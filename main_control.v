==> flow/design.v <==
module main_control(
    input clk,                 
    input rst_n,
    input [3:0] key_value,
    input key_valid,           
    input pwd_match,
    input key_lock,
    input setting_done,
    output reg[2:0] flag,
    output reg led1,
    output reg led2,
    output reg led3,
    output reg buzzer,
    output reg safe_open,
    output reg setting_en,
    output reg error_flag,
    output reg show_erro
);
reg [3:0] state;
parameter IDLE = 4'b0000;
parameter INPUT = 4'b0001;
parameter CORRECT = 4'b0010;
parameter ERROR = 4'b0011;
parameter SETTING = 4'b0100;
parameter SET_SUCCESS = 4'b0101;
parameter SET_ERROR = 4'b0110;
parameter SET_freeze = 4'b0111;
parameter KEYA = 4'b1010;
parameter KEYB = 4'b1011;
parameter KEYC = 4'b1101;
parameter KEYD = 4'b1110;
reg key_valid_d1, key_valid_d2, key_valid_d3;
wire key_valid_sync;   
always @(posedge clk or negedge rst_n) begin
    if (!rst_n) begin
        key_valid_d1 <= 1'b0;
        key_valid_d2 <= 1'b0;
        key_valid_d3 <= 1'b0;
    end else begin
        key_valid_d1 <= key_valid;
        key_valid_d2 <= key_valid_d1;
        key_valid_d3 <= key_valid_d2;
    end
end
assign key_valid_sync = key_valid_d2 & ~key_valid_d3;
reg [19:0] beep_cnt;
wire beep_active;
parameter BEEP_DURATION = 20'd500;  
always @(posedge clk or negedge rst_n) begin
    if (!rst_n) begin
        beep_cnt <= 20'd0;
    end else if (key_valid_sync && state != SET_freeze) begin
        beep_cnt <= BEEP_DURATION;
    end else if (beep_cnt > 0) begin
        beep_cnt <= beep_cnt - 1'b1;
    end
end
assign beep_active = (beep_cnt > 0);
reg buzzer_error;
always @(posedge clk or negedge rst_n) begin
    if (!rst_n) begin
        buzzer <= 1'b0;
    end else begin
        if (state == SET_freeze)
            buzzer <= 1'b1;
        else if (buzzer_error)
            buzzer <= 1'b1;
        else if (beep_active)
            buzzer <= 1'b1;
        else
            buzzer <= 1'b0;
    end
end
always @(posedge clk or negedge rst_n) begin
    if(!rst_n) begin
        state <= IDLE;
        led1 <= 1'b1;
        led2 <= 1'b1;
        led3 <= 1'b1;
        buzzer_error <= 1'b0;
        safe_open <= 1'b0;
        setting_en <= 1'b0;
        error_flag <= 1'b0;
        show_erro <= 1'b0;
        flag <= 3'b000;
    end else begin
        case(state)
            IDLE: begin
                if(key_valid_sync && (key_value >= 4'b0000 && key_value <= 4'b1001)) begin
                    state <= INPUT;
                    error_flag <= 1'b0;
                end else if(key_valid_sync && key_value == KEYD) begin
                    state <= SETTING;
                    setting_en <= 1'b1;
                    led3 <= 1'b0;
                end else begin
                    state <= IDLE;
                end
                led1 <= 1'b1;
                led2 <= 1'b1;
                buzzer_error <= 1'b0;
                safe_open <= 1'b0;
                show_erro <= 1'b0;
            end
            INPUT: begin
                if(key_valid_sync && key_value == KEYA && ~setting_en) begin
                    if(pwd_match) begin
                        state <= CORRECT;
                        led1 <= 1'b0;
                        led2 <= 1'b1;
                        buzzer_error <= 1'b0;
                    end else begin
                        state <= ERROR;
                        led1 <= 1'b1;
                        led2 <= 1'b0;
                        buzzer_error <= 1'b1;
                        error_flag <= 1'b1;
                        show_erro <= 1'b1;
                    end
                end else if(key_valid_sync && key_value == KEYC) begin
                    state <= IDLE;
                end else begin
                    state <= INPUT;
                end
                safe_open <= 1'b0;
                setting_en <= 1'b0;
                led3 <= 1'b1;
            end
            CORRECT: begin
                if(key_lock) begin
                    safe_open <= 1'b1;
                end else begin
                    safe_open <= 1'b0;
                end
                if(key_valid_sync && key_value == KEYC) begin
                    state <= IDLE;
                    led1 <= 1'b1;
                    show_erro <= 1'b0;
                end else begin
                    state <= CORRECT;
                end
                led2 <= 1'b1;
                buzzer_error <= 1'b0;
                setting_en <= 1'b0;
                led3 <= 1'b1;
            end
            ERROR: begin
                if(key_valid_sync && (key_value == KEYC || key_value == KEYB)) begin
                    state <= IDLE;
                    led2 <= 1'b1;
                    buzzer_error <= 1'b0;
                    show_erro <= 1'b1;
                    flag <= flag + 1;
                end else if(flag >= 3'h3) begin
                    state <= SET_freeze;
                end else begin
                    state <= ERROR;
                end
                led1 <= 1'b1;
                safe_open <= 1'b0;
                setting_en <= 1'b0;
                led3 <= 1'b1;
            end
            SETTING: begin
                setting_en <= 1'b1;
                buzzer_error <= 1'b0;
                if(setting_done == 1'b1)
                    state <= IDLE;
            end
            SET_freeze: begin
                led1 <= ~led1;
                led2 <= ~led2;
                led3 <= ~led3;
                show_erro <= 1'b1;
                state <= SET_freeze;
            end
            default: state <= IDLE;
        endcase
    end
end
endmodule
======== Reports on main_control ========
Tool output for the design above, in the order of the flow.
Lines are those of the file above, counted from 1.
Cell names lack the library's common part.
Not given: n/a
inputs
  top ..................................... main_control
  clock ................................... clk
  standard-cell library ................... sky130hd
  corner .................................. tt_025C_1v80

======== Word level ========
Yosys after proc, flatten, opt, wreduce and memory -nomap, before mapping. Memory bits, and registers merged into a memory's read port (data or address), are not among the register bits. Print and check cells are not counted.
bit counts
  register bits ........................... 39
  output and inout port bits .............. 11
  input port bits ......................... 10
  word-level cells ........................ 116
cells by class
  equal/unequal tests ..................... 18
  bitwise gates (word level) .............. 6
  order comparisons ....................... 4
  add/sub/neg operators ................... 2
  reductions and logical operators ........ 32
  multiplexer cells ....................... 39
operators by type and width
  kind                                                             count
  2-to-1 mux 20 bit                                                2
  case mux 4 bit (select 6 bit)                                    1
  2-to-1 mux 1 bit                                                 21
  subtractor 20 x 1 -> 20 bit (second input constant)              1
  greater-than comparator 20 x 1 -> 1 bit (second input constant)  1
  != test 2 bit (second input constant)                            8
  == test 4 bit (second input constant)                            4
  AND reduction 3 bit                                              5
  2-to-1 mux 3 bit                                                 4
  nonzero test 3 bit                                               3
  OR reduction 3 bit                                               3
  case mux 1 bit (select 3 bit)                                    3
  logical AND 1 bit                                                8
  == test 4 x 2 -> 1 bit (second input constant)                   2
  == test 4 x 3 -> 1 bit (second input constant)                   2
  nonzero test 4 bit                                               2
  case mux 1 bit (select 4 bit)                                    2
  nonzero test 2 bit                                               3
  NOT 1 bit                                                        5
  AND reduction 5 bit                                              1
  nonzero test 5 bit                                               1
  case mux 1 bit (select 5 bit)                                    1
  OR reduction 2 bit                                               2
  >= comparator 4 x 1 -> 1 bit (second input constant)             1
  == test 4 x 1 -> 1 bit (second input constant)                   1
  != test 4 x 3 -> 1 bit (second input constant)                   1
  <= comparator 4 bit (second input constant)                      1
  zero test 4 bit                                                  1
Other operator kinds: 9; their cells: 11.

======== Logic depth ========
Longest topological path by Yosys (ltp), each cell counted once; first at word level (registers and memories cut), then after technology mapping (sequential cells cut; the memories' decode and read muxes count).
logic depth
  word-level depth ........................ 6
  ABC_AREA ................................ 1
  gate-level depth with buffers ........... 9
  mapped depth without buffers ............ 9

======== After synthesis ========
The flow's flattened synthesis, as Yosys stat reports it; memories are mapped. The netlist is that of the ABC_AREA named above (0 if unset); the other value can give another one.
cells by type
  type      count  area in all (µm²)
  dfrtp_1   37     925.888
  nand2_1   68     255.245
  nor2_1    48     180.173
  nand3_1   35     175.168
  inv_1     44     165.158
  dfstp_2   4      105.101
  nor2_2    11     68.816
  ha_1      4      50.048
  o21ai_0   10     50.048
  xor2_1    4      35.034
  nand4_1   5      31.28
  a21o_1    4      30.029
  a21oi_1   5      25.024
  nor2_4    2      22.522
  o21bai_1  3      22.522
  buf_12    1      20.019
  nand2_8   1      20.019
  nand3b_4  1      20.019
Other cell types: 15; their cells: 20.
synthesis totals
  synthesis area .......................... 2357.3 µm²
  cells in the netlist .................... 307
  buffer cells ............................ 2
  mapped flip-flops ....................... 41
  area of sequential cells ................ 1031.0 µm²

======== Path before layout ========
Source: OpenSTA report_checks on the synthesized netlist (no wires, ideal clock, input and output delay 20% of the period each), path of least setup slack; recovery checks are left aside. Register names are those of the netlist, which keeps one name where synthesis merged equal registers.
timing path post-synthesis
  path kind ............................... register -> register
  from .................................... reg beep_cnt[0]
  to ...................................... reg beep_cnt[10]
  stages on the path ...................... 9
  buffers on the path ..................... 1
  required time ........................... 2.795 ns
  clock period ............................ 2.91 ns
  launch time at the first pin ............ 0.000 ns
  delay of the path ....................... 1.405 ns
  library setup time ...................... 0.115 ns
  arrival ................................. 1.290 ns
  path slack .............................. 1.505 ns
  synthesis period reached ................ 1.405 ns
"delay of the path" is the arrival time less input delay plus setup time.
"stages on the path" counts driving pins, that of a launching flip-flop among them; a cell with two outputs on the path counts twice.
"synthesis period reached" is the clock period less the worst setup slack; recovery checks do not enter. This is arithmetic on one report: input and output delays are still those of the set period (20% each).
The rows between start and end are the longest chain of elaborated cells between them; the timing report does not say that the signal goes this way. Where chains are equally long, one stands for them.
Each line given opens the expression or statement behind the cell; cells for indexed reads and writes are added by Yosys, which also makes memories of some case tables.
A register here has more assigning lines than the two given.
between the ends, post-synthesis
  cell sequence ........................... dfrtp_1 -> inv_1 -> ha_1 -> nand2_1 -> nor2_2 -> nand3b_4 -> nor2_8 -> buf_12 -> nor2_1
  cells in the longest elaborated chain ... 3
  elaborated cells on any way between the ends .. 5
  those cells by class .................... add/sub: 1; compare: 1; mux: 2; reduce/logical: 1
ends and longest elaborated chain, post-synthesis
  what                         line  RTL
  start: declaration           46    reg [19:0] beep_cnt;
  start: assignment            51    beep_cnt <= 20'd0;
  start: assignment            55    beep_cnt <= beep_cnt - 1'b1;
  subtractor 20 x 1 -> 20 bit  55
  2-to-1 mux 20 bit            54    end else if (beep_cnt > 0) begin
  2-to-1 mux 20 bit            52    end else if (key_valid_sync && state != SET_freeze) begin
  end: assignment              51
  end: assignment              55
  end: declaration             46

======== Timing after layout ========
From the final timing report of run 2: the path of least setup slack in the routed layout; clock arrival at registers is part of the times.
timing path after layout
  path kind ............................... register -> output
  from .................................... reg led1
  to ...................................... out led1
  path slack .............................. 1.05 ns
  arrival ................................. 1.39 ns
  external output delay ................... 0.61 ns
  launch time at the first pin ............ 0.30 ns
  required time ........................... 2.44 ns
  stages on the path ...................... 2
  buffers on the path ..................... 1
  clock period ............................ 3.05 ns
A register here has more assigning lines than the two given.
between the ends, after layout
  cell sequence ........................... dfstp_2 -> clkdlybuf4s50_1
  cells in the longest elaborated chain ... 0
  elaborated cells on any way between the ends .. 0
  source lines of those cells ............. 0
ends and longest elaborated chain, after layout
  what                line  RTL
  start: declaration  10    output reg led1,
  start: assignment   77    led1 <= 1'b1;
  start: assignment   171   led1 <= ~led1;
  end: declaration    10

# Flow runs of main_control

Top module main_control; platform sky130hd; tools Yosys and OpenROAD; 2 stored runs in no particular order. Input and output delays are each 20% of the period that was set; the output load is 0.01 pF.
"achieved clock period (ns)" is the run's clock period less its worst setup slack. It is reckoned from that one timing run; input and output delays stay at 20% of the period that was set.
"worst setup path time (ns)" = time allowed to the worst setup path (clock period - input delay - output delay, where it has them) - its slack; a late launch clock adds to it, a late capture clock takes from it.
"finish__power__total": no workload was simulated; the value follows from the tool's default switching activity.

Flow files of run 1
==> flow/run.sh <==
#!/bin/bash
# the make line also repeats the synthesis and layout settings of config.mk as NAME=value (left out here)
make -C /OpenROAD-flow-scripts/flow DESIGN_CONFIG=/design/flow/config.mk WORK_HOME=/design/flow/orfs CLKGATE_MAP_FILE= finish
==> flow/config.mk <==
export PLATFORM = sky130hd
export DESIGN_NAME = main_control
export DESIGN_NICKNAME = main_control
export VERILOG_FILES = /design/flow/design.v
export SDC_FILE = /design/flow/constraint.sdc
export NUM_CORES = 4
export LEC_CHECK = 0
export CAP_MARGIN = 15
export CORE_ASPECT_RATIO = 0.71
export CORE_MARGIN = 2
export CORE_UTILIZATION = 66
export CTS_CLUSTER_SIZE = 94
export GPL_ROUTABILITY_DRIVEN = 1
export GPL_TIMING_DRIVEN = 1
export PLACE_DENSITY = 0.72
export SETUP_SLACK_MARGIN = 0.55
export SLEW_MARGIN = 20
==> flow/constraint.sdc <==
create_clock -name core_clock -period 2.06 [get_ports {clk}]
set_input_delay 0.4120 -clock core_clock [delete_from_list [all_inputs] [get_ports {clk}]]
set_output_delay 0.4120 -clock core_clock [all_outputs]
set_load 0.01 [all_outputs]

report of run 1: did not finish, route, DPL-0038

Flow files of run 2
==> flow/run.sh <==
#!/bin/bash
# the make line also repeats the synthesis and layout settings of config.mk as NAME=value (left out here)
make -C /OpenROAD-flow-scripts/flow DESIGN_CONFIG=/design/flow/config.mk WORK_HOME=/design/flow/orfs CLKGATE_MAP_FILE= finish
==> flow/config.mk <==
export PLATFORM = sky130hd
export DESIGN_NAME = main_control
export DESIGN_NICKNAME = main_control
export VERILOG_FILES = /design/flow/design.v
export SDC_FILE = /design/flow/constraint.sdc
export NUM_CORES = 4
export LEC_CHECK = 0
export ABC_AREA = 1
export CAP_MARGIN = 15
export CORE_ASPECT_RATIO = 1.97
export CORE_MARGIN = 4
export CORE_UTILIZATION = 61
export CTS_CLUSTER_SIZE = 46
export GPL_ROUTABILITY_DRIVEN = 0
export PLACE_DENSITY_LB_ADDON = 0.19
export SETUP_SLACK_MARGIN = 0.1
export SLEW_MARGIN = 20
export TNS_END_PERCENT = 90
==> flow/constraint.sdc <==
create_clock -name core_clock -period 3.05 [get_ports {clk}]
set_input_delay 0.6100 -clock core_clock [delete_from_list [all_inputs] [get_ports {clk}]]
set_output_delay 0.6100 -clock core_clock [all_outputs]
set_load 0.01 [all_outputs]

report of run 2
yosys chip area after synthesis (um^2): 2357.3
finish__design__die__area: 4980.6
finish__design__instance__area__stdcell: 2720.1
finish__design__instance__utilization: 0.7382
finish__timing__setup__ws: 1.046
finish__timing__setup__tns: 0.000
finish__timing__hold__ws: 0.392
finish__power__total: 1.926e-03
achieved clock period (ns): 2.004
worst setup path time (ns): 1.39
worst setup path kind: register -> output

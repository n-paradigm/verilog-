==> flow/design.v <==
module frequency_divider(
    input        sys_clk,     
    input        rst_n,         
    output reg   clk_1khz,       
    output reg   clk_100hz,     
    output reg   clk_1hz       
);
reg [24:0] cnt_1hz;    
reg [20:0] cnt_100hz;  
reg [17:0] cnt_1khz;   
always @(posedge sys_clk or negedge rst_n) begin
    if (!rst_n) begin          
        cnt_1khz <= 17'd0;
        clk_1khz <= 1'b0;
    end else if (cnt_1khz >= 17'd24999) begin   
        cnt_1khz <= 17'd0;
        clk_1khz <= ~clk_1khz;
    end else begin
        cnt_1khz <= cnt_1khz + 1'b1;
    end
end
always @(posedge sys_clk or negedge rst_n) begin
    if (!rst_n) begin
        cnt_100hz <= 20'd0;
        clk_100hz <= 1'b0;
    end else if (cnt_100hz >= 20'd249999) begin
        cnt_100hz <= 20'd0;
        clk_100hz <= ~clk_100hz;
    end else begin
        cnt_100hz <= cnt_100hz + 1'b1;
    end
end
always @(posedge sys_clk or negedge rst_n) begin
    if (!rst_n) begin
        cnt_1hz <= 24'd0;
        clk_1hz <= 1'b0;
    end else if (cnt_1hz >= 24'd24999999) begin
        cnt_1hz <= 24'd0;
        clk_1hz <= ~clk_1hz;
    end else begin
        cnt_1hz <= cnt_1hz + 1'b1;
    end
end
endmodule
From RTL to reports: frequency_divider --
Tool output for the design above, in the order of the flow. Lines are those of the file above, counted from 1. Library cell names are shortened. A cell with n/a has no value.
Inputs: design top frequency_divider, clock input sys_clk, library sky130hd, corner tt_025C_1v80

After elaboration --
Counts by Yosys on the flattened word-level netlist (proc, flatten, opt, wreduce; memories kept). Register bits leave out memories and registers merged into their read ports (data or address); mux counts leave out enables and synchronous resets folded into registers. Print and check cells are left out. Cells with the same type and inputs are merged into one.
Operators by class: add/sub/neg operators 3, order comparisons 3, muxes and demuxes 3, bitwise gates (word level) 3
Operators by type and width (count):
- adder 25 x 1 -> 25 bit (second input constant) | 1
- >= comparator 25 x 23 -> 1 bit (second input constant) | 1
- 2-to-1 mux 25 bit | 1
- adder 21 x 1 -> 21 bit (second input constant) | 1
- >= comparator 21 x 18 -> 1 bit (second input constant) | 1
- 2-to-1 mux 21 bit | 1
- adder 18 x 1 -> 18 bit (second input constant) | 1
- >= comparator 18 x 15 -> 1 bit (second input constant) | 1
- 2-to-1 mux 18 bit | 1
- NOT 1 bit | 3
Word-level totals: register bits after elaboration 67, elaborated cells 18

Logic depth --
Yosys ltp: most cells in a row. Word level: on the elaborated netlist, between registers, memories and ports. Mapped: between sequential cells and ports; inverters and the memories' decode and read muxes count.
Depth: depth after elaboration 2, ABC_AREA 0, mapped depth 8

Netlist --
Source: synth_stat.txt of the flow (Yosys; design flattened, memories mapped). It holds for the ABC_AREA given above (unset counts as 0); a run with the other value may have another netlist. The area totals of this step are shown rounded.
Cell types:
- dfrtp_1 | count 67, area in all 1.68E+03 µm²
- nor2_1 | count 67, area in all 251.491 µm²
- xor2_1 | count 27, area in all 236.477 µm²
- xnor2_1 | count 24, area in all 210.202 µm²
- nand3_1 | count 21, area in all 105.101 µm²
- nand4_1 | count 14, area in all 87.584 µm²
- and3_1 | count 10, area in all 62.56 µm²
- nand2_1 | count 15, area in all 56.304 µm²
- and4_1 | count 5, area in all 43.792 µm²
- ha_1 | count 3, area in all 37.536 µm²
- nor3_1 | count 7, area in all 35.034 µm²
- nor4_1 | count 5, area in all 31.28 µm²
- buf_2 | count 6, area in all 30.029 µm²
- nor4_4 | count 1, area in all 21.27 µm²
- o21ai_0 | count 4, area in all 20.019 µm²
- and2_1 | count 3, area in all 18.768 µm²
- a21oi_1 | count 3, area in all 15.014 µm²
- buf_8 | count 1, area in all 15.014 µm²
Other cell types: 20; their cells: 26.
Mapped netlist: mapped cells 309, synthesis area 3141 µm², sequential part of the area 1677 µm², flip-flops 67, buffers 8

Timing after synthesis --
Source: OpenSTA report_checks on the synthesized netlist (no wires, ideal clock, input and output delay 20% of the period each), path of least setup slack; recovery checks are left aside. Register names are those of the netlist, which keeps one name where synthesis merged equal registers.
Path after synthesis: kind register -> register, start point reg cnt_1khz[0], end point reg cnt_1khz[12], clock period 2.91 ns, library setup time 0.071 ns, time at the first pin 0.000 ns, arrival time 1.607 ns, slack 1.232 ns, delay of the path 1.678 ns, driving pins on the path 9, buffers on the path 2, period reached after synthesis 1.678 ns
"delay of the path" = arrival - input delay + setup time. "driving pins on the path" counts driving pins, that of a launching flip-flop among them; a cell with two outputs on the path counts twice. "period reached after synthesis" = period - worst setup slack (recovery checks aside). The figure is calculated, with input and output delays left at 20% of the set period. Between the ends stands the longest chain of elaborated cells between them, by number of cells; it is not shown to be the way that was timed. Of several equally long chains one is given. A line is the first line of the expression or statement that the cell stems from. Yosys adds cells for indexed reads and writes and turns some case tables into memories. At most two assigning lines are given for a register; there are more.
Between the ends, after synthesis: cells stage by stage dfrtp_1 -> ha_1 -> a211o_1 -> a21oi_1 -> o21ai_1 -> a31o_1 -> buf_6 -> buf_8 -> nor2_1, length of the longest elaborated chain 2
Ends and longest elaborated chain, after synthesis:
- from (decl) | RTL line 10 | reg [17:0] cnt_1khz;
- from (assign) | RTL line 13 | cnt_1khz <= 17'd0;
- from (assign) | RTL line 19 | cnt_1khz <= cnt_1khz + 1'b1;
- adder 18 x 1 -> 18 bit | RTL line 19
- 2-to-1 mux 18 bit | RTL line 15 | end else if (cnt_1khz >= 17'd24999) begin
- to (assign) | RTL line 16 | cnt_1khz <= 17'd0;
- to (assign) | RTL line 19
- to (decl) | RTL line 10

Worst path after layout --
Path of least setup slack in the final report of flow run A (OpenROAD, finished layout, wires in). Where an end is a register, its clock arrival counts in the times.
Path after layout: kind register -> register, start point reg cnt_1khz[0], end point reg cnt_1khz[11], clock period 1.77 ns, library setup time 0.06 ns, time at the first pin 0.33 ns, arrival time 1.95 ns, slack 0.08 ns, driving pins on the path 9, buffers on the path 2
Between the ends stands the longest chain of elaborated cells between them, by number of cells; it is not shown to be the way that was timed. Of several equally long chains one is given. At most two assigning lines are given for a register; there are more.
Between the ends, after layout: cells stage by stage dfrtp_1 -> ha_2 -> a211o_1 -> a21oi_2 -> o21ai_1 -> a31o_1 -> buf_6 -> buf_8 -> nor2_2, length of the longest elaborated chain 2
Ends and longest elaborated chain, after layout:
- from (decl) | RTL line 10 | reg [17:0] cnt_1khz;
- from (assign) | RTL line 13 | cnt_1khz <= 17'd0;
- from (assign) | RTL line 19 | cnt_1khz <= cnt_1khz + 1'b1;
- adder 18 x 1 -> 18 bit | RTL line 19
- 2-to-1 mux 18 bit | RTL line 15 | end else if (cnt_1khz >= 17'd24999) begin
- to (assign) | RTL line 16 | cnt_1khz <= 17'd0;
- to (assign) | RTL line 19
- to (decl) | RTL line 10

Add stored flow runs of frequency_divider

Top module frequency_divider; platform sky130hd; tools Yosys and OpenROAD; 2 stored runs in no particular order. Input and output delays are each 20% of the period that was set; the output load is 0.01 pF.
"clock period achieved": clock period set for the run, less the worst setup slack. It is reckoned from that one timing run; input and output delays stay at 20% of the period that was set.
"worst path time": the worst setup path's part of the clock period (all of it between registers, 20% less for each end at a port) less its slack. A launch clock that arrives late makes it longer, a capture clock that arrives late makes it shorter.
"overall power" is the tool's figure for a default switching activity; nothing was simulated.
The measured numbers are rounded.

[flow run A] flow files
==> flow/run.sh <==
#!/bin/bash
# the make line also repeats the synthesis and layout settings of config.mk as NAME=value (left out here)
make -C /OpenROAD-flow-scripts/flow DESIGN_CONFIG=/design/flow/config.mk WORK_HOME=/design/flow/orfs CLKGATE_MAP_FILE= finish
==> flow/config.mk <==
export PLATFORM = sky130hd
export DESIGN_NAME = frequency_divider
export DESIGN_NICKNAME = frequency_divider
export VERILOG_FILES = /design/flow/design.v
export SDC_FILE = /design/flow/constraint.sdc
export NUM_CORES = 4
export LEC_CHECK = 0
export ABC_AREA = 0
export CAP_MARGIN = 20
export CELL_PAD_IN_SITES_DETAIL_PLACEMENT = 0
export CORE_MARGIN = 2
export CORE_UTILIZATION = 65
export CTS_CLUSTER_SIZE = 23
export GPL_TIMING_DRIVEN = 0
export SLEW_MARGIN = 20
==> flow/constraint.sdc <==
create_clock -name core_clock -period 1.77 [get_ports {sys_clk}]
set_input_delay 0.3540 -clock core_clock [delete_from_list [all_inputs] [get_ports {sys_clk}]]
set_output_delay 0.3540 -clock core_clock [all_outputs]
set_load 0.01 [all_outputs]

[flow run A] result: netlist area reported by Yosys 3141 µm²; std-cell area (final layout) 3570 µm²; overall power 2907 uW; area of the die 5404 µm²; utilization in the final report 0.761; worst path time 1.69 ns; critical path type register -> register; worst setup slack after layout 0.081 ns; total negative slack on setup checks 0.000 ns; clock period achieved 1.689 ns

[flow run B] flow files
==> flow/run.sh <==
#!/bin/bash
# the make line also repeats the synthesis and layout settings of config.mk as NAME=value (left out here)
make -C /OpenROAD-flow-scripts/flow DESIGN_CONFIG=/design/flow/config.mk WORK_HOME=/design/flow/orfs CLKGATE_MAP_FILE= finish
==> flow/config.mk <==
export PLATFORM = sky130hd
export DESIGN_NAME = frequency_divider
export DESIGN_NICKNAME = frequency_divider
export VERILOG_FILES = /design/flow/design.v
export SDC_FILE = /design/flow/constraint.sdc
export NUM_CORES = 4
export LEC_CHECK = 0
export CAP_MARGIN = 20
export CORE_MARGIN = 2
export CORE_UTILIZATION = 40
export SLEW_MARGIN = 20
==> flow/constraint.sdc <==
create_clock -name core_clock -period 1.82 [get_ports {sys_clk}]
set_input_delay 0.3640 -clock core_clock [delete_from_list [all_inputs] [get_ports {sys_clk}]]
set_output_delay 0.3640 -clock core_clock [all_outputs]
set_load 0.01 [all_outputs]

[flow run B] result: utilization in the final report 0.472; std-cell area (final layout) 3611 µm²; worst path time 1.73 ns; critical path type register -> register; worst setup slack after layout 0.090 ns; area of the die 8576 µm²; clock period achieved 1.730 ns; netlist area reported by Yosys 3141 µm²; total negative slack on setup checks 0.000 ns; overall power 3055 uW

==> flow/design.v <==
module admin_detector(
    input clk,                   
    input rst_n,                 
    input [3:0] key_value,       
    input key_valid,             
    input setting_en,            
    input [15:0] input_pwd,      
    output reg [15:0] new_pwd,   
    output reg pwd_save,         
    output reg setting_done,      
	 output reg counter            
);
localparam IDLE      = 3'b000;  
localparam INPUT_NEW = 3'b010;  
localparam TEMP      = 3'b011;  
localparam KEYA = 4'b1010;  
localparam KEYB = 4'b1011;  
localparam KEYC = 4'b1101;  
reg [2:0] setting_state;        
reg [2:0] pwd_cnt;              
reg [15:0] input_pwd_buf;       
reg [15:0] new_pwd_temp;
always @(posedge clk or negedge rst_n) begin
    if (!rst_n) begin
        setting_state  <= IDLE;
        new_pwd        <= 16'hFFFF;      
        pwd_save       <= 1'b0;
        setting_done   <= 1'b0;
        pwd_cnt        <= 3'd0;
        input_pwd_buf  <= 16'h0000;
    end 
    else begin
        pwd_save       <= 1'b0;
        setting_done   <= 1'b0;
        case (setting_state)
            IDLE: begin
                pwd_cnt       <= 3'd0;
                input_pwd_buf <= 16'h0000;
                if (setting_en) begin
                    setting_state <= INPUT_NEW;
                end
            end
            INPUT_NEW: begin
                if (key_valid && key_value <= 4'd9) begin
                    if (pwd_cnt < 4) begin
                        input_pwd_buf <= {input_pwd_buf[11:0], key_value};
                        pwd_cnt <= pwd_cnt + 1'b1;
                    end
                end
                else if (key_valid && key_value == KEYB) begin
                    if (pwd_cnt > 0) begin
                        pwd_cnt <= pwd_cnt - 1'b1;
                        input_pwd_buf <= {4'h0, input_pwd_buf[15:4]};   
                    end
                end
                else if (key_valid && key_value == KEYA) begin
                    if (pwd_cnt == 4) begin       
                        new_pwd      <= input_pwd_buf;
                        pwd_save     <= 1'b1;
                        setting_done <= 1'b1;
                        setting_state<= IDLE;      
                    end
                end
                else if (key_valid && key_value == KEYC) begin
                    setting_state <= IDLE;
                end
                else begin
                    setting_state <= INPUT_NEW;
                end
            end
            default: setting_state <= IDLE;
        endcase
    end
end
endmodule
* Reports on admin_detector
What the tools print for admin_detector, step after step.
Line numbers count from 1 in the design file above.
Operators: Yosys type, input widths -> output width; for muxes data width and select width s.
Cell names lack the library's common part.
Not given: --
- Top module :: admin_detector
- Clock port :: clk
- Cell library :: sky130hd
- Timing corner :: tt_025C_1v80

* Elaborated design
Counts by Yosys on the flattened word-level netlist (proc, flatten, opt, wreduce; memories kept). Register bits leave out memories and registers merged into their read ports (data or address). Print and check cells are left out. Cells with the same type and inputs are merged into one.
- Register bits :: 39
- Output and inout port bits :: 19
- Cells after elaboration :: 55
- Add/sub/neg operators :: 2
- Magnitude comparators :: 3
- Eq/ne operators :: 12
- Mux-type cells :: 22
- Bitwise gates (word level) :: 2
- Reduce/logical cells :: 9
** Operator list (number)
- $mux 16 :: 4
- $pmux 16 s2 :: 1
- $mux 3 :: 9
- $ne 3x3->1 const B :: 4
- $eq 4x4->1 const B :: 3
- $pmux 3 s2 :: 2
- $reduce_and 4->1 :: 2
- $ne 2x2->1 const B :: 3
- $reduce_and 5->1 :: 1
- $mux 1 :: 5
- $logic_and 1x1->1 :: 4
- $le 4x4->1 const B :: 1
- $add 3x1->3 const B :: 1
- $sub 3x1->3 const B :: 1
- $gt 3x1->1 const B :: 1
- $eq 3x2->1 const B :: 1
- $lt 3x3->1 const B :: 1
- $eq 3x3->1 const B :: 1
- $logic_not 3->1 :: 1
- $not 1->1 :: 2
- $reduce_bool 2->1 :: 1
- $mux 2 :: 1

* Logic depth
Depth = most cells in a row (Yosys ltp): at word level without a register or memory, in the mapped netlist without a sequential cell, where the memories' decode and read muxes count.
- Depth after elaboration :: 7
- ABC_AREA :: 0
- Gate-level depth with buffers :: 9
- Mapped depth without buffers :: 8

* Mapped cells and area
Source: synth_stat.txt of the flow (Yosys; design flattened, memories mapped). It holds for the ABC_AREA given above (unset counts as 0); a run with the other value may have another netlist.
Totals and module areas in this step are rounded.
** Cells by type
- dfrtp_1 :: number 21, area in all 525.504 um2
- dfstp_2 :: number 17, area in all 446.678 um2
- mux2_4 :: number 9, area in all 135.13 um2
- mux2i_1 :: number 10, area in all 100.096 um2
- nand2_1 :: number 24, area in all 90.086 um2
- mux2_2 :: number 7, area in all 78.826 um2
- o31ai_1 :: number 10, area in all 75.072 um2
- buf_4 :: number 7, area in all 52.55 um2
- nand3_1 :: number 9, area in all 45.043 um2
- o21ai_1 :: number 6, area in all 30.029 um2
- buf_12 :: number 1, area in all 20.019 um2
- nor3_4 :: number 1, area in all 16.266 um2
- o21ai_4 :: number 1, area in all 16.266 um2
- o21a_1 :: number 2, area in all 15.014 um2
- o21ai_0 :: number 3, area in all 15.014 um2
- and2_1 :: number 2, area in all 12.512 um2
- ha_1 :: number 1, area in all 12.512 um2
- nand2b_1 :: number 2, area in all 12.512 um2
Not listed: further types 21, cells in them 26.
- Cells in the netlist :: 159
- Chip area (Yosys) :: 1900 um2
- Sequential part of the area :: 970 um2
- Flip-flops :: 38

* Path before layout
Source: OpenSTA report_checks on the synthesized netlist (no wires, ideal clock, input and output delay 20% of the period each), path of least setup slack; recovery checks are left aside. Register names are those of the netlist, which keeps one name where synthesis merged equal registers.
- Kind :: input-to-reg
- Start point :: input port key_valid
- End point :: register pwd_cnt[2]
- Period :: 1.94 ns
- External input delay :: 0.388 ns
- Time at the first pin :: 0.388 ns
- Data arrival time :: 1.737 ns
- Path slack :: 0.134 ns
- Delay of the path :: 1.418 ns
- Driving pins on the path :: 9
- Path buffers :: 2
- Synthesis period reached :: 1.806 ns
"delay of the path" is the arrival time less input delay plus setup time.
"driving pins on the path": output pins that drive a net of the path, with the launching flip-flop's if there is one; two outputs of one cell count as two.
"synthesis period reached" is the clock period less the worst setup slack; recovery checks do not enter. This is arithmetic on one report: input and output delays are still those of the set period (20% each).
The rows between start and end are the longest chain of elaborated cells between them; the timing report does not say that the signal goes this way. Where chains are equally long, one stands for them.
Each line given opens the expression or statement behind the cell; cells for indexed reads and writes are added by Yosys, which also makes memories of some case tables.
At most two assigning lines are given for a register; there are more.
- Cells stage by stage :: buf_4 -> and2_1 -> buf_4 -> xnor2_1 -> ha_1 -> nor2_1 -> mux2i_1 -> or4_1 -> nand3_1
- Cells in the longest elaborated chain :: 4
- Elaborated cells between the ends (all ways) :: 9
- Classes of those cells :: eq/ne (3); mux (3); reduce/logical (3)
** RTL lines, path after synthesis
- start: declaration :: RTL line 5 : input key_valid,
- $logic_and 1x1->1 :: RTL line 50 : else if (key_valid && key_value == KEYB) begin
- $mux 3 :: RTL line 50
- $mux 3 :: RTL line 44 : if (key_valid && key_value <= 4'd9) begin
- $pmux 3 s2 :: RTL line 35 : case (setting_state)
- end: assignment :: RTL line 47 : pwd_cnt <= pwd_cnt + 1'b1;
- end: assignment :: RTL line 52 : pwd_cnt <= pwd_cnt - 1'b1;
- end: declaration :: RTL line 20 : reg [2:0] pwd_cnt;

* Timing after layout
Path of least setup slack in the final report of flow run B (OpenROAD, finished layout, wires in). Where an end is a register, its clock arrival counts in the times.
- Kind :: reg-to-reg
- Start point :: register pwd_cnt[1]
- End point :: register pwd_cnt[2]
- Period :: 1.89 ns
- Time at the first pin :: 0.30 ns
- Data arrival time :: 1.96 ns
- Path slack :: 0.17 ns
- Driving pins on the path :: 8
- Path buffers :: 1
The rows between start and end are the longest chain of elaborated cells between them; the timing report does not say that the signal goes this way. Where chains are equally long, one stands for them.
At most two assigning lines are given for a register; there are more.
- Cells stage by stage :: dfrtp_2 -> buf_4 -> xnor2_1 -> ha_2 -> nor2_1 -> mux2i_1 -> or4_1 -> nand3_2
- Cells in the longest elaborated chain :: 5
- Elaborated cells between the ends (all ways) :: 12
- Classes of those cells :: add/sub (2); compare (2); eq/ne (2); mux (5); reduce/logical (1)
** RTL lines, path after layout
- start: declaration :: RTL line 20 : reg [2:0] pwd_cnt;
- start: assignment :: RTL line 47 : pwd_cnt <= pwd_cnt + 1'b1;
- start: assignment :: RTL line 52 : pwd_cnt <= pwd_cnt - 1'b1;
- $sub 3x1->3 :: RTL line 52
- $mux 3 :: RTL line 51 : if (pwd_cnt > 0) begin
- $mux 3 :: RTL line 50 : else if (key_valid && key_value == KEYB) begin
- $mux 3 :: RTL line 44 : if (key_valid && key_value <= 4'd9) begin
- $pmux 3 s2 :: RTL line 35 : case (setting_state)
- end: assignment :: RTL line 47
- end: assignment :: RTL line 52
- end: declaration :: RTL line 20

Hand-over note for admin_detector

Flow measurements of admin_detector on sky130hd: 2 stored runs with different settings, listed in no order. Input and output delays are each 20% of the period that was set; the output load is 0.01 pF.
"reached clock period" is the run's clock period less its worst setup slack. It is reckoned from that one timing run; input and output delays stay at 20% of the period that was set.
By "critical path time" is meant the share of the clock period that the worst setup path is allowed (20% is reserved at inputs, 20% at outputs), minus its slack. Clock arrival times at its registers enter into it.
The measured numbers are rounded.

* Flow run A
** Files
==> flow/run.sh <==
#!/bin/bash
# the make line also repeats the synthesis and layout settings of config.mk as NAME=value (left out here)
make -C /OpenROAD-flow-scripts/flow DESIGN_CONFIG=/design/flow/config.mk WORK_HOME=/design/flow/orfs CLKGATE_MAP_FILE= finish
==> flow/config.mk <==
export PLATFORM = sky130hd
export DESIGN_NAME = admin_detector
export DESIGN_NICKNAME = admin_detector
export VERILOG_FILES = /design/flow/design.v
export SDC_FILE = /design/flow/constraint.sdc
export NUM_CORES = 4
export LEC_CHECK = 0
export CAP_MARGIN = 20
export CELL_PAD_IN_SITES_GLOBAL_PLACEMENT = 3
export CORE_MARGIN = 2
export CORE_UTILIZATION = 63
export CTS_CLUSTER_DIAMETER = 379
export GPL_TIMING_DRIVEN = 1
export SLEW_MARGIN = 20
export TNS_END_PERCENT = 90
==> flow/constraint.sdc <==
create_clock -name core_clock -period 3.29 [get_ports {clk}]
set_input_delay 0.6580 -clock core_clock [delete_from_list [all_inputs] [get_ports {clk}]]
set_output_delay 0.6580 -clock core_clock [all_outputs]
set_load 0.01 [all_outputs]
** Results
Did not finish, placement stopped with GPL-0301.

* Flow run B
** Files
==> flow/run.sh <==
#!/bin/bash
# the make line also repeats the synthesis and layout settings of config.mk as NAME=value (left out here)
make -C /OpenROAD-flow-scripts/flow DESIGN_CONFIG=/design/flow/config.mk WORK_HOME=/design/flow/orfs CLKGATE_MAP_FILE= finish
==> flow/config.mk <==
export PLATFORM = sky130hd
export DESIGN_NAME = admin_detector
export DESIGN_NICKNAME = admin_detector
export VERILOG_FILES = /design/flow/design.v
export SDC_FILE = /design/flow/constraint.sdc
export NUM_CORES = 4
export LEC_CHECK = 0
export CAP_MARGIN = 20
export CELL_PAD_IN_SITES_DETAIL_PLACEMENT = 0
export CORE_MARGIN = 2
export CORE_UTILIZATION = 24
export CTS_CLUSTER_DIAMETER = 326
export CTS_CLUSTER_SIZE = 60
export GPL_ROUTABILITY_DRIVEN = 0
export MIN_ROUTING_LAYER = met2
export PLACE_DENSITY_LB_ADDON = 0.19
export SETUP_SLACK_MARGIN = 0.47
export SLEW_MARGIN = 40
export TNS_END_PERCENT = 100
==> flow/constraint.sdc <==
create_clock -name core_clock -period 1.89 [get_ports {clk}]
set_input_delay 0.3780 -clock core_clock [delete_from_list [all_inputs] [get_ports {clk}]]
set_output_delay 0.3780 -clock core_clock [all_outputs]
set_load 0.01 [all_outputs]
** Results
- Cell area after synthesis :: 1900 um2
- Smallest setup slack :: 0.17 ns
- Die outline area :: 8500 um2
- Reached clock period :: 1.725 ns
- Critical path time :: 1.72 ns
- Critical path type :: reg-to-reg
- Post-layout utilization :: 37 %
- Setup total negative slack :: 0.000 ns

End of note.
